==> flow/design.v <==
module FND(i_sel,o_out);
  input [3:0]i_sel;
  output reg [6:0]o_out;
  always@*
  case(i_sel)
    4'h0:o_out=7'b1000000;
    4'h1:o_out=7'b1111001;
    4'h2:o_out=7'b0100100;
    4'h3:o_out=7'b0110000;
    4'h4:o_out=7'b0011001;
    4'h5:o_out=7'b0010010;
    4'h6:o_out=7'b0000010;
    4'h7:o_out=7'b1011000; 
    4'h8:o_out=7'b0000000;
    4'h9:o_out=7'b0010000;
	 default o_out=7'b1111111;
  endcase
endmodule
module Rx_Top(
	i_Clk, i_Rst,
    i_Rx,
    o_FND0, o_FND1
);
input i_Clk, i_Rst;
input i_Rx;
output [6:0] o_FND0, o_FND1;
wire [7:0] o_Data;
wire o_fDone;
reg [3:0] c_FND0, n_FND0,
          c_FND1, n_FND1;
FND FND0 (c_FND0, o_FND0);
FND FND1 (c_FND1, o_FND1);
UART_RX U0 (i_Clk, i_Rst, i_Rx, o_fDone, o_Data);
always @(posedge i_Clk, negedge i_Rst) begin
	if(!i_Rst) begin
        c_FND0 = 0;
        c_FND1 = 0;
	end
	else begin
        c_FND0   = n_FND0;
        c_FND1   = n_FND1;
	end
end
always @* begin
    n_FND0 = c_FND0;
    n_FND1 = c_FND1;
    if(o_fDone) begin
        n_FND0 = o_Data[3:0];
        n_FND1 = o_Data[7:4];
    end
end
endmodule
module UART_RX(
	i_Clk, i_Rst,
	i_Rx,
	o_fDone, o_Data
);
input i_Clk, i_Rst;
input i_Rx;
output o_fDone;
output [7:0] o_Data;
wire fLstClk;
wire fCapture;
wire fLstBit;
reg [8:0] c_ClkCnt, n_ClkCnt;
reg [7:0] c_Data  , n_Data;
reg [2:0] c_BitCnt, n_BitCnt;
reg [1:0] c_State , n_State;
reg 	  c_Rx	  , n_Rx;
parameter BAUD = 115200;
parameter LSTCLk = 50_000_000 / BAUD;
parameter IDLE 	   = 2'b00,
		  RX_START = 2'b01,
		  RX_DATA  = 2'b10,
		  RX_STOP  = 2'b11;
assign fLstClk  = c_ClkCnt == LSTCLk;
assign fCapture = c_ClkCnt == LSTCLk/2;
assign fLstBit  = fLstClk && &c_BitCnt;
assign o_fDone = c_State == RX_STOP;
assign o_Data  = o_fDone ? c_Data : 0;
always @(posedge i_Clk, negedge i_Rst) begin
	if(!i_Rst) begin
		c_ClkCnt = 0;
		c_Data   = 0;
		c_BitCnt = 0;
		c_State  = 0;
		c_Rx     = 0;
	end
	else begin
		c_ClkCnt = n_ClkCnt;
		c_Data   = n_Data;
		c_BitCnt = n_BitCnt;
		c_State  = n_State;
		c_Rx	 = i_Rx;	
	end
end
always @* begin
	n_Rx	 = i_Rx;
	n_State  = c_State;
	n_BitCnt = 0;
	n_ClkCnt = 0;
	n_Data 	 = c_Data;
	case(c_State)
		IDLE : begin
			n_Data   = 0;
			if(!c_Rx) n_State = RX_START;
		end
		RX_START : begin
			n_ClkCnt = fLstClk ? 0 : c_ClkCnt + 1;
			if(fLstClk) n_State = RX_DATA;
		end
		RX_DATA : begin
			n_ClkCnt = fLstClk ? 0 : c_ClkCnt + 1;
			n_BitCnt = fLstClk ? c_BitCnt + 1 : c_BitCnt;
			if(fCapture) n_Data   = {c_Rx,c_Data[7:1]};
			if(fLstBit)  n_State  = RX_STOP;
		end
		RX_STOP : begin
			n_State = IDLE;
		end
	endcase
end
endmodule
### Reports on Rx_Top

Tool output for the design above, in the order of the flow.
Lines are those of the file above, counted from 1.
Cell names lack the library's common part.
The mark - stands for no value.

* top module: Rx_Top
* clock input: i_Clk
* cell library: sky130hd
* corner: tt_025C_1v80

### Elaborated design

Yosys after proc, flatten, opt, wreduce and memory -nomap, before mapping. Memory bits, and registers merged into a memory's read port (data or address), are not among the register bits. Print and check cells are not counted. Equal cells are merged and count once.
Memory sizes are those after Yosys's memory passes, which may raise the word count (mostly to a power of two), join words into wider ones and drop unused or constant bits.

* flip-flop bits (word level): 31
* bits in latches: 0
* RAM bits: 0
* bits in read-only memories: 224
* clocked read ports x word width: 0
* memories kept: 2
* output and inout port bits: 14

Memories
* (no name shown): depth 16, bits a word 7, read ports 1, wr ports 0, RTL line 5 `case(i_sel)`
* (no name shown): depth 16, bits a word 7, read ports 1, wr ports 0, RTL line 5

* add/subtract/negate cells: 2
* $mul: 0
* divide/modulo/power cells: 0
* $lt $le $gt $ge: 0
* equal/unequal tests: 10
* shift operators: 0
* multiplexer cells: 10
* bitwise gates (word level): 1
* reduce/logical cells: 9

Operators by type and width (number)
* 9-bit parallel mux with 2-bit select: 1
* 8-bit parallel mux with 2-bit select: 1
* 9-bit by 1-bit adder with 9-bit output (second input constant): 1
* 9-bit by 8-bit == test with 1-bit output (second input constant): 1
* 9-bit == test (second input constant): 1
* 9-bit two-way mux: 1
* 2-bit by 1-bit inequality test with 1-bit output (second input constant): 4
* 2-bit parallel mux with 4-bit select: 1
* 8-bit two-way mux: 1
* 2-bit OR reduction: 3
* 3-bit AND reduction: 2
* 3-bit parallel mux with 2-bit select: 1
* 2-bit two-way mux: 3
* 2-bit == test (second input constant): 2
* 3-bit by 1-bit adder with 3-bit output (second input constant): 1
* 3-bit OR reduction: 1
* 3-bit two-way mux: 1
* 2-bit by 1-bit == test with 1-bit output (second input constant): 1
* 2-bit inequality test (second input constant): 1
* 2-bit zero test: 1
* 2-bit AND reduction: 1
* 1-bit logical AND: 1
* 1-bit inverter: 1

### Depth

Longest topological path by Yosys (ltp), each cell counted once; first at word level (registers and memories cut), then after technology mapping (sequential cells cut; the memories' decode and read muxes count).

* word-level depth: 4
* ABC_AREA: 0
* gate-level depth with buffers: 7
* mapped depth without buffers: 5

### Netlist

The flow's flattened synthesis, as Yosys stat reports it; memories are mapped. The netlist is that of the ABC_AREA named above (0 if unset); the other value can give another one.
Totals and module areas in this step are rounded.

Cells by type
* dfrtp_1: number 32, total area 800.768 um^2
* ha_1: number 15, total area 187.68 um^2
* o21ai_0: number 16, total area 80.077 um^2
* a221o_1: number 7, total area 70.067 um^2
* mux2_2: number 6, total area 67.565 um^2
* nor4b_1: number 7, total area 61.309 um^2
* a21oi_1: number 11, total area 55.053 um^2
* and2_1: number 8, total area 50.048 um^2
* inv_1: number 13, total area 48.797 um^2
* nor2_1: number 13, total area 48.797 um^2
* buf_6: number 4, total area 45.043 um^2
* o31ai_4: number 2, total area 42.541 um^2
* nand2_1: number 10, total area 37.536 um^2
* xor2_1: number 4, total area 35.034 um^2
* mux2i_1: number 3, total area 30.029 um^2
* dfstp_2: number 1, total area 26.275 um^2
* or3_1: number 4, total area 25.024 um^2
* nand4b_4: number 1, total area 23.773 um^2

Not listed: further types 22, cells in them 40.

* standard cells after synthesis: 197
* synthesis area: 0.002 mm^2
* mapped flip-flops: 33
* buffer cells: 14

The figures by module come from a second, unflattened synthesis with its own total; it is not the netlist above.

* cells (unflattened synthesis): 198
* area total of the unflattened synthesis: 0.002 mm^2

Each row is one instance without its submodules.

By module
* UART_RX: times used 1, cells 127, area 0.0013 mm^2, seq. area 0.00063 mm^2
* FND: times used 2, cells 27, area 0.00021 mm^2, seq. area 0 mm^2
* Rx_Top: times used 1, cells 17, area 0.00033 mm^2, seq. area 0.0002 mm^2

### Worst setup path after synthesis

Path of least setup slack by OpenSTA after synthesis, without wires, with an ideal clock, recovery checks aside; 20% of the period is set as input and as output delay. Where synthesis merged equal registers, the netlist keeps one of their names.

* path kind: register -> register
* start point: register U0.c_ClkCnt[0]
* end point: register U0.c_BitCnt[0]
* clock period: 1980 ps
* library setup time: 128 ps
* launch time at the first pin: 0 ps
* arrival: 1499 ps
* setup slack: 353 ps
* delay of the path: 1627 ps
* stages: 6
* path buffers: 0
* period reached after synthesis: 1627 ps

"delay of the path" is the arrival time less input delay plus setup time.
"stages": output pins that drive a net of the path, with the launching flip-flop's if there is one; two outputs of one cell count as two.
"period reached after synthesis" is the clock period less the worst setup slack; recovery checks do not enter. This is arithmetic on one report: input and output delays are still those of the set period (20% each).
The rows between start and end are the longest chain of elaborated cells between them; the timing report does not say that the signal goes this way. Where chains are equally long, one stands for them.
Each line given opens the expression or statement behind the cell; cells for indexed reads and writes are added by Yosys, which also makes memories of some case tables.

* path through: dfrtp_1 inv_1 ha_1 nand4b_1 o31ai_4 mux2_1
* cells in the longest elaborated chain: 3
* elaborated cells between the ends (all ways): 4
* source lines of those cells: 3
* classes of those cells: 2 x eq/ne; 2 x mux

Ends and longest elaborated chain, after synthesis
* start: declaration: RTL line 65 `reg [8:0] c_ClkCnt, n_ClkCnt;`
* start: assignment: RTL line 83 `c_ClkCnt = 0;`
* start: assignment: RTL line 90 `c_ClkCnt = n_ClkCnt;`
* 9-bit == test: RTL line 76 `assign fLstClk  = c_ClkCnt == LSTCLk;`
* 3-bit two-way mux: RTL line 114 `n_BitCnt = fLstClk ? c_BitCnt + 1 : c_BitCnt;`
* 3-bit parallel mux with 2-bit select: RTL line 103 `case(c_State)`
* end: assignment: RTL line 85 `c_BitCnt = 0;`
* end: assignment: RTL line 92 `c_BitCnt = n_BitCnt;`
* end: declaration: RTL line 67 `reg [2:0] c_BitCnt, n_BitCnt;`

### Path in the finished layout

Path of least setup slack in the final report of entry A (OpenROAD, finished layout, wires in). Where an end is a register, its clock arrival counts in the times.
The path's times are printed in steps of 10 ps; the period is the one set.

* path kind: register -> output
* start point: register c_FND1[0]
* end point: output port o_FND1[3]
* clock period: 2010 ps
* external output delay: 400 ps
* launch time at the first pin: 290 ps
* arrival: 1520 ps
* setup slack: 90 ps
* stages: 7
* path buffers: 2

The rows between start and end are the longest chain of elaborated cells between them; the timing report does not say that the signal goes this way. Where chains are equally long, one stands for them.
The chain passes a memory read, where the word-level depth is cut; so it can be longer than that depth.

* path through: dfrtp_1 buf_6 ha_4 mux2_4 nor2_4 a21oi_2 buf_2
* cells in the longest elaborated chain: 1
* elaborated cells between the ends (all ways): 1
* source lines of those cells: 1
* classes of those cells: 1 x memory

Ends and longest elaborated chain, after layout
* start: declaration: RTL line 30 `c_FND1, n_FND1;`
* start: assignment: RTL line 37 `c_FND1 = 0;`
* start: assignment: RTL line 41 `c_FND1   = n_FND1;`
* memory 16 x 7 bit: RTL line 5 `case(i_sel)`
* end: declaration: RTL line 26 `output [6:0] o_FND0, o_FND1;`

Hand-over note for Rx_Top

Rx_Top through Yosys and OpenROAD on sky130hd: 2 stored runs, unordered, with their settings and measured results. The constraints put input and output delay at 20% of the set period each and load the outputs with 0.01 pF.
"period reached" = clock period - worst setup slack. The figure is calculated, with input and output delays left at 20% of the set period.
"time on the worst setup path" means the part of the period allowed to the worst setup path (the constraints hold back 20% at inputs and 20% at outputs) less its slack; where the path has registers, the arrival times of their clocks count too.
By "power consumption" is meant OpenSTA's value without simulated activity: inputs other than the clock are taken to toggle once in ten clock periods, and the tool carries that through the logic.
"time on the worst setup path" is given in steps of 10 ps.
Results are given in rounded form.

### Entry A

Settings: `period_ns=2.01`, `SETUP_SLACK_MARGIN=0.3`, `CAP_MARGIN=20`, `CORE_MARGIN=2`, `CORE_UTILIZATION=40`, `SLEW_MARGIN=20`

- Period reached: 1918 ps
- Power consumption: 0.0012 W
- Worst setup slack after layout: 92 ps
- Die outline area: 0.0056 mm^2
- Time on the worst setup path: 1520 ps
- Kind of the worst setup path: register -> output
- Worst hold slack after layout: 510 ps
- Mapped cell area after synthesis: 0.002 mm^2
- Standard-cell area after routing: 0.0025 mm^2

### Entry B

Settings: `period_ns=3.03`, `CORE_UTILIZATION=16`, `SETUP_SLACK_MARGIN=0.11`, `PLACE_DENSITY=0.86`, `CORE_MARGIN=10`, `CELL_PAD_IN_SITES_GLOBAL_PLACEMENT=2`, `TNS_END_PERCENT=40`, `ABC_AREA=0`, `CTS_CLUSTER_DIAMETER=101`, `MIN_ROUTING_LAYER=met2`, `CAP_MARGIN=20`, `SLEW_MARGIN=20`

- Period reached: 2611 ps
- Power consumption: 0.00094 W
- Worst setup slack after layout: 420 ps
- Die outline area: 0.017 mm^2
- Time on the worst setup path: 2010 ps
- Kind of the worst setup path: register -> output
- Worst hold slack after layout: 500 ps
- Mapped cell area after synthesis: 0.002 mm^2
- Standard-cell area after routing: 0.0024 mm^2

End of note.
